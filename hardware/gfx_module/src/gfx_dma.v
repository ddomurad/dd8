==> flow/design.v <==
module GfxDma(
  input i_clk,   
  input i_clk2,  
  input i_clk3,  
  input i_src_ce_b,             
  inout io_src_we_b,            
  inout [12:0] io_src_addr,     
  output [1:0] o_src_ram_page,  
  inout [7:0] i_src_data,       
  output o_dst_we_b,         
  output [15:0] o_dst_addr,  
  output [7:0] o_dst_data,   
  input i_free_vbus,  
  output o_addr_sel,   
  output o_active    
);
 localparam CTRL_ADDR_SRC_ADDR_L = 3'h0,   
            CTRL_ADDR_SRC_ADDR_H = 3'h1,   
            CTRL_ADDR_DST_ADDR_L = 3'h2,   
            CTRL_ADDR_DST_ADDR_H = 3'h3,   
            CTRL_ADDR_WIDTH = 3'h4,        
            CTRL_ADDR_HEIGHT = 3'h5,       
            CTRL_ADDR_MASK = 3'h6,         
            CTRL_ADDR_STATE = 3'h7;        
 localparam CFG_CPY_NON_ZERO = 1'b0,  
            CFG_CPY_ALL = 1'b1;       
  reg reg_active;                     
  reg reg_active_clk1;                
  reg reg_active_clk2;                
  reg reg_free_vbus;                  
  reg reg_ctrl_config;                
  reg [1:0]  reg_ctrl_data_mask;      
  reg [4:0]  reg_ctrl_cpy_x_mask;     
  reg [2:0]  reg_ctrl_cpy_y_mask;     
  reg [7:0]  reg_ctrl_src_x_origin;   
  reg [4:0]  reg_ctrl_src_y_origin;   
  reg [1:0]  reg_ctrl_src_ram_page;   
  reg [7:0]  reg_ctrl_dst_x_origin;   
  reg [7:0]  reg_ctrl_dst_y_origin;   
  reg [7:0]  reg_ctrl_width;          
  reg [7:0]  reg_ctrl_height;         
  reg [7:0]  reg_x_cnt;               
  reg [7:0]  reg_y_cnt;               
  reg [12:0] reg_src_addr;            
  reg [15:0] reg_dst_addr_hold;       
  reg [7:0]  reg_dst_data_hold;       
  wire [15:0] dst_addr_offset;   
  wire dst_out_enabled;          
  wire skip_cpy;                 
  initial begin
    reg_active = 1'b0;
    reg_active_clk1 = 1'b0;
    reg_active_clk2 = 1'b0;
    reg_free_vbus = 1'b0;
    reg_ctrl_config = 1'b0;
    reg_ctrl_data_mask = 2'h0;
    reg_ctrl_cpy_x_mask = 5'h1f;
    reg_ctrl_cpy_y_mask = 3'h7;
    reg_ctrl_src_x_origin = 8'h00;
    reg_ctrl_src_y_origin = 5'h00;
    reg_ctrl_src_ram_page = 2'h0;
    reg_ctrl_dst_x_origin = 8'h00;
    reg_ctrl_dst_y_origin = 8'h00;
    reg_ctrl_width = 8'h00;
    reg_ctrl_height = 8'h00;
    reg_x_cnt = 8'h0;
    reg_y_cnt = 8'h0;
    reg_src_addr = 13'h00;
    reg_dst_addr_hold = 16'h00;
    reg_dst_data_hold = 8'haa;
  end
  assign dst_out_enabled = reg_active_clk2 && reg_free_vbus;  
  assign skip_cpy = reg_ctrl_config == CFG_CPY_NON_ZERO && reg_dst_data_hold  == 8'h00;  
  assign #(8/3) io_src_addr = reg_active_clk1 ? reg_src_addr : 13'hz; 
  assign #(8/3) o_src_ram_page = reg_active_clk1 ? reg_ctrl_src_ram_page : 2'hz;
  assign #(15/3) io_src_we_b = reg_active_clk1 ? 1'h1 : 1'hz; 
  assign dst_addr_offset = {reg_ctrl_dst_y_origin - reg_y_cnt, reg_ctrl_dst_x_origin - reg_x_cnt};  
  assign #(0) o_dst_addr =  reg_dst_addr_hold;
  assign #(0) o_dst_data = dst_out_enabled && !i_clk3 ? reg_dst_data_hold  : 8'hz;
  assign #(18/3) o_dst_we_b = ~dst_out_enabled || skip_cpy || i_clk2 ;   
  assign #(8/3) o_active = reg_active;
  assign #(15/3) o_addr_sel = reg_free_vbus;
  always @ (posedge i_clk)  begin
    reg_free_vbus <= i_free_vbus;
    reg_active_clk2 <= reg_active_clk1;
    reg_active_clk1 <= reg_active;
    if (reg_active_clk1 && i_free_vbus) begin 
      #(8/3) reg_dst_addr_hold <= dst_addr_offset;   
      #(8/3) reg_dst_data_hold <= i_src_data | {reg_ctrl_data_mask, 6'h00};   
      if (reg_y_cnt == 8'h00)  begin  
        #(12/3) reg_y_cnt = reg_ctrl_height;
        #(28/3) reg_x_cnt <= reg_x_cnt - 1'h1;
        #(12/3) reg_src_addr[12:8] <= reg_ctrl_src_y_origin;
        #(12/3) reg_src_addr[7:0] <= (reg_src_addr[7:0] + 1'h1) & {1'b1, reg_ctrl_cpy_x_mask[4:1], 2'b11, reg_ctrl_cpy_x_mask[0]}; 
        if (reg_x_cnt == 8'hff) begin  
          reg_active_clk1 <= 1'h0;
          reg_active <= 1'h0;
        end
      end else begin
        #(21/3) reg_y_cnt <= reg_y_cnt - 1'h1; 
        #(12/3) reg_src_addr[12:8] <= (reg_src_addr[12:8] + 1'h1) & {reg_ctrl_cpy_y_mask[2], reg_ctrl_cpy_y_mask[1], 2'b11, reg_ctrl_cpy_y_mask[0]};
      end
    end else if (~i_src_ce_b && ~io_src_we_b) begin
       case (io_src_addr[2:0])
         CTRL_ADDR_SRC_ADDR_L: reg_ctrl_src_x_origin <= i_src_data;
         CTRL_ADDR_SRC_ADDR_H:  begin
           reg_ctrl_src_y_origin <= i_src_data[4:0];
           reg_ctrl_src_ram_page <= i_src_data[6:5];
         end
         CTRL_ADDR_DST_ADDR_L: reg_ctrl_dst_x_origin <= i_src_data;
         CTRL_ADDR_DST_ADDR_H: reg_ctrl_dst_y_origin <= i_src_data;
         CTRL_ADDR_WIDTH: reg_ctrl_width <= i_src_data;
         CTRL_ADDR_HEIGHT: reg_ctrl_height <= i_src_data;
         CTRL_ADDR_MASK: begin
           reg_ctrl_cpy_x_mask <= i_src_data[4:0];
           reg_ctrl_cpy_y_mask <= i_src_data[7:5];
         end
         CTRL_ADDR_STATE: begin
           reg_x_cnt <= reg_ctrl_width;
           reg_y_cnt <= reg_ctrl_height;
           reg_src_addr[7:0] <= reg_ctrl_src_x_origin;
           reg_src_addr[12:8] <= reg_ctrl_src_y_origin;
           reg_ctrl_config <= i_src_data[0];
           reg_ctrl_data_mask <= i_src_data[2:1];
           reg_active <= 1'h1;
         end
       endcase
     end 
  end
endmodule
Step by step through the tools: GfxDma:

What the tools print for GfxDma, step after step.
Line numbers count from 1 in the design file above.
Operators: Yosys type, input widths -> output width; for muxes data width and select width s.
The mark n/a stands for no value.

* top: GfxDma
* clock input: i_clk
* cell library: sky130hd
* corner: tt_025C_1v80

Elaborated design:

Yosys after proc, flatten, opt, wreduce and memory -nomap, before mapping. Memory bits, and registers merged into a memory's read port (data or address), are not among the register bits. Print and check cells are not counted. Equal cells are merged and count once.

* flip-flop bits (word level): 115
* output and inout port bits: 51
* elaborated cells: 93
* bits of input ports: 5

* eq/ne operators: 9
* add/subtract/negate cells: 6
* multiplexer cells: 26
* bitwise logic cells: 8
* reduce/logical cells: 23

Operator list (count)
* $mux 8: 13
* $reduce_and 3->1: 9
* $mux 5: 4
* $sub 8x1->8 const B: 2
* $sub 8x8->8: 2
* $logic_not 8->1: 2
* $mux 13: 1
* $eq 3x3->1 const B: 4
* $add 8x1->8 const B: 1
* $eq 8x8->1 const B: 1
* $and 8x8->8: 1
* $or 8x8->8: 1
* $mux 1: 7
* $eq 3x2->1 const B: 2
* $logic_and 1x1->1: 5
* $not 1->1: 5
* $add 5x1->5 const B: 1
* $and 5x5->5: 1
* $reduce_bool 2->1: 2
* $eq 3x1->1 const B: 1
* $logic_not 3->1: 1
* $logic_or 1x1->1: 2
* $ne 2x1->1 const B: 1
* $reduce_and 2->1: 1
* $mux 2: 1
* $logic_not 1->1: 1

Logic depth:

Longest topological path by Yosys (ltp), each cell counted once; first at word level (registers and memories cut), then after technology mapping (sequential cells cut; the memories' decode and read muxes count).

* word-level depth: 5
* ABC_AREA: 0
* depth in mapped cells: 6

Synthesis result:

The flow's flattened synthesis, as Yosys stat reports it; memories are mapped. The netlist is that of the ABC_AREA named above (0 if unset); the other value can give another one.

Cells by type (count)
* sky130_fd_sc_hd__edfxtp_1: 54
* sky130_fd_sc_hd__xnor2_1: 9
* sky130_fd_sc_hd__nor2_1: 20
* sky130_fd_sc_hd__ha_1: 5
* sky130_fd_sc_hd__dfxtp_1: 3
* sky130_fd_sc_hd__a21oi_1: 11
* sky130_fd_sc_hd__xor2_1: 5
* sky130_fd_sc_hd__or3_1: 6
* sky130_fd_sc_hd__or4_1: 5
* sky130_fd_sc_hd__o21ai_0: 7
* sky130_fd_sc_hd__nand3_1: 6
* sky130_fd_sc_hd__inv_1: 7
* sky130_fd_sc_hd__nand2_1: 7
* sky130_fd_sc_hd__and2_1: 4
* sky130_fd_sc_hd__buf_4: 3
* sky130_fd_sc_hd__o31ai_1: 3
* sky130_fd_sc_hd__nor4_1: 3
* sky130_fd_sc_hd__nor3_1: 3

Not listed: further types 14, cells in them 18.

* mapped flip-flops: 57
* synthesis area: 2411.1 um^2
* buffer cells: 7
* standard cells after synthesis: 179

Timing after synthesis:

OpenSTA on the mapped netlist: ideal clock, no wires. The path of least setup slack (recovery checks aside). Input and output delay are each 20% of the period. Register names are those of the netlist, which keeps one name where synthesis merged equal registers.

* kind: flip-flop to flip-flop
* start: register reg_y_cnt[0]
* end: register (no name shown)
* path delay: 2845 ps
* setup slack: 1914 ps
* library setup time: 409 ps
* stages on the path: 6
* clock period: 4760 ps
* launch time at the first pin: 0 ps
* arrival: 2436 ps
* path buffers: 1
* synthesis period reached: 2846 ps

"path delay" is the arrival time less input delay plus setup time.
"stages on the path" counts driving pins, that of a launching flip-flop among them; a cell with two outputs on the path counts twice.
"synthesis period reached" is the clock period less the worst setup slack; recovery checks do not enter. This is arithmetic on one report: input and output delays are still those of the set period (20% each).
A register here has more assigning lines than the two given.

* cells stage by stage: sky130_fd_sc_hd__edfxtp_1 sky130_fd_sc_hd__inv_1 sky130_fd_sc_hd__ha_1 sky130_fd_sc_hd__or3b_2 sky130_fd_sc_hd__clkbuf_1 sky130_fd_sc_hd__nor3_1

RTL lines, path post-synthesis
* start, declared: RTL line 43 `reg [7:0]  reg_y_cnt;`
* start, assigned: RTL line 91 `#(12/3) reg_y_cnt = reg_ctrl_height;`
* start, assigned: RTL line 100 `#(21/3) reg_y_cnt <= reg_y_cnt - 1'h1;`

No chain of elaborated cells between the ends is given.

Settings of 2 stored flow runs for module GfxDma (sky130hd), not sorted in any way. The constraints put input and output delay at 20% of the set period each and load the outputs with 0.01 pF.

### Job 1

Settings: `period_ns=2.84`, `CORE_UTILIZATION=31`, `SETUP_SLACK_MARGIN=0.82`, `PLACE_DENSITY_LB_ADDON=0.03`, `HOLD_SLACK_MARGIN=-0.0`, `TNS_END_PERCENT=90`, `GPL_TIMING_DRIVEN=0`, `GPL_ROUTABILITY_DRIVEN=1`, `SLEW_MARGIN=0`, `MIN_ROUTING_LAYER=met2`, `CAP_MARGIN=20`, `CORE_MARGIN=2`

Incomplete, routing halted on RSZ-0074.

### Job 2

Settings: `period_ns=3.08`, `SETUP_SLACK_MARGIN=0.24`, `CAP_MARGIN=20`, `CORE_MARGIN=2`, `CORE_UTILIZATION=40`, `SLEW_MARGIN=20`

Incomplete, routing halted on RSZ-0074.
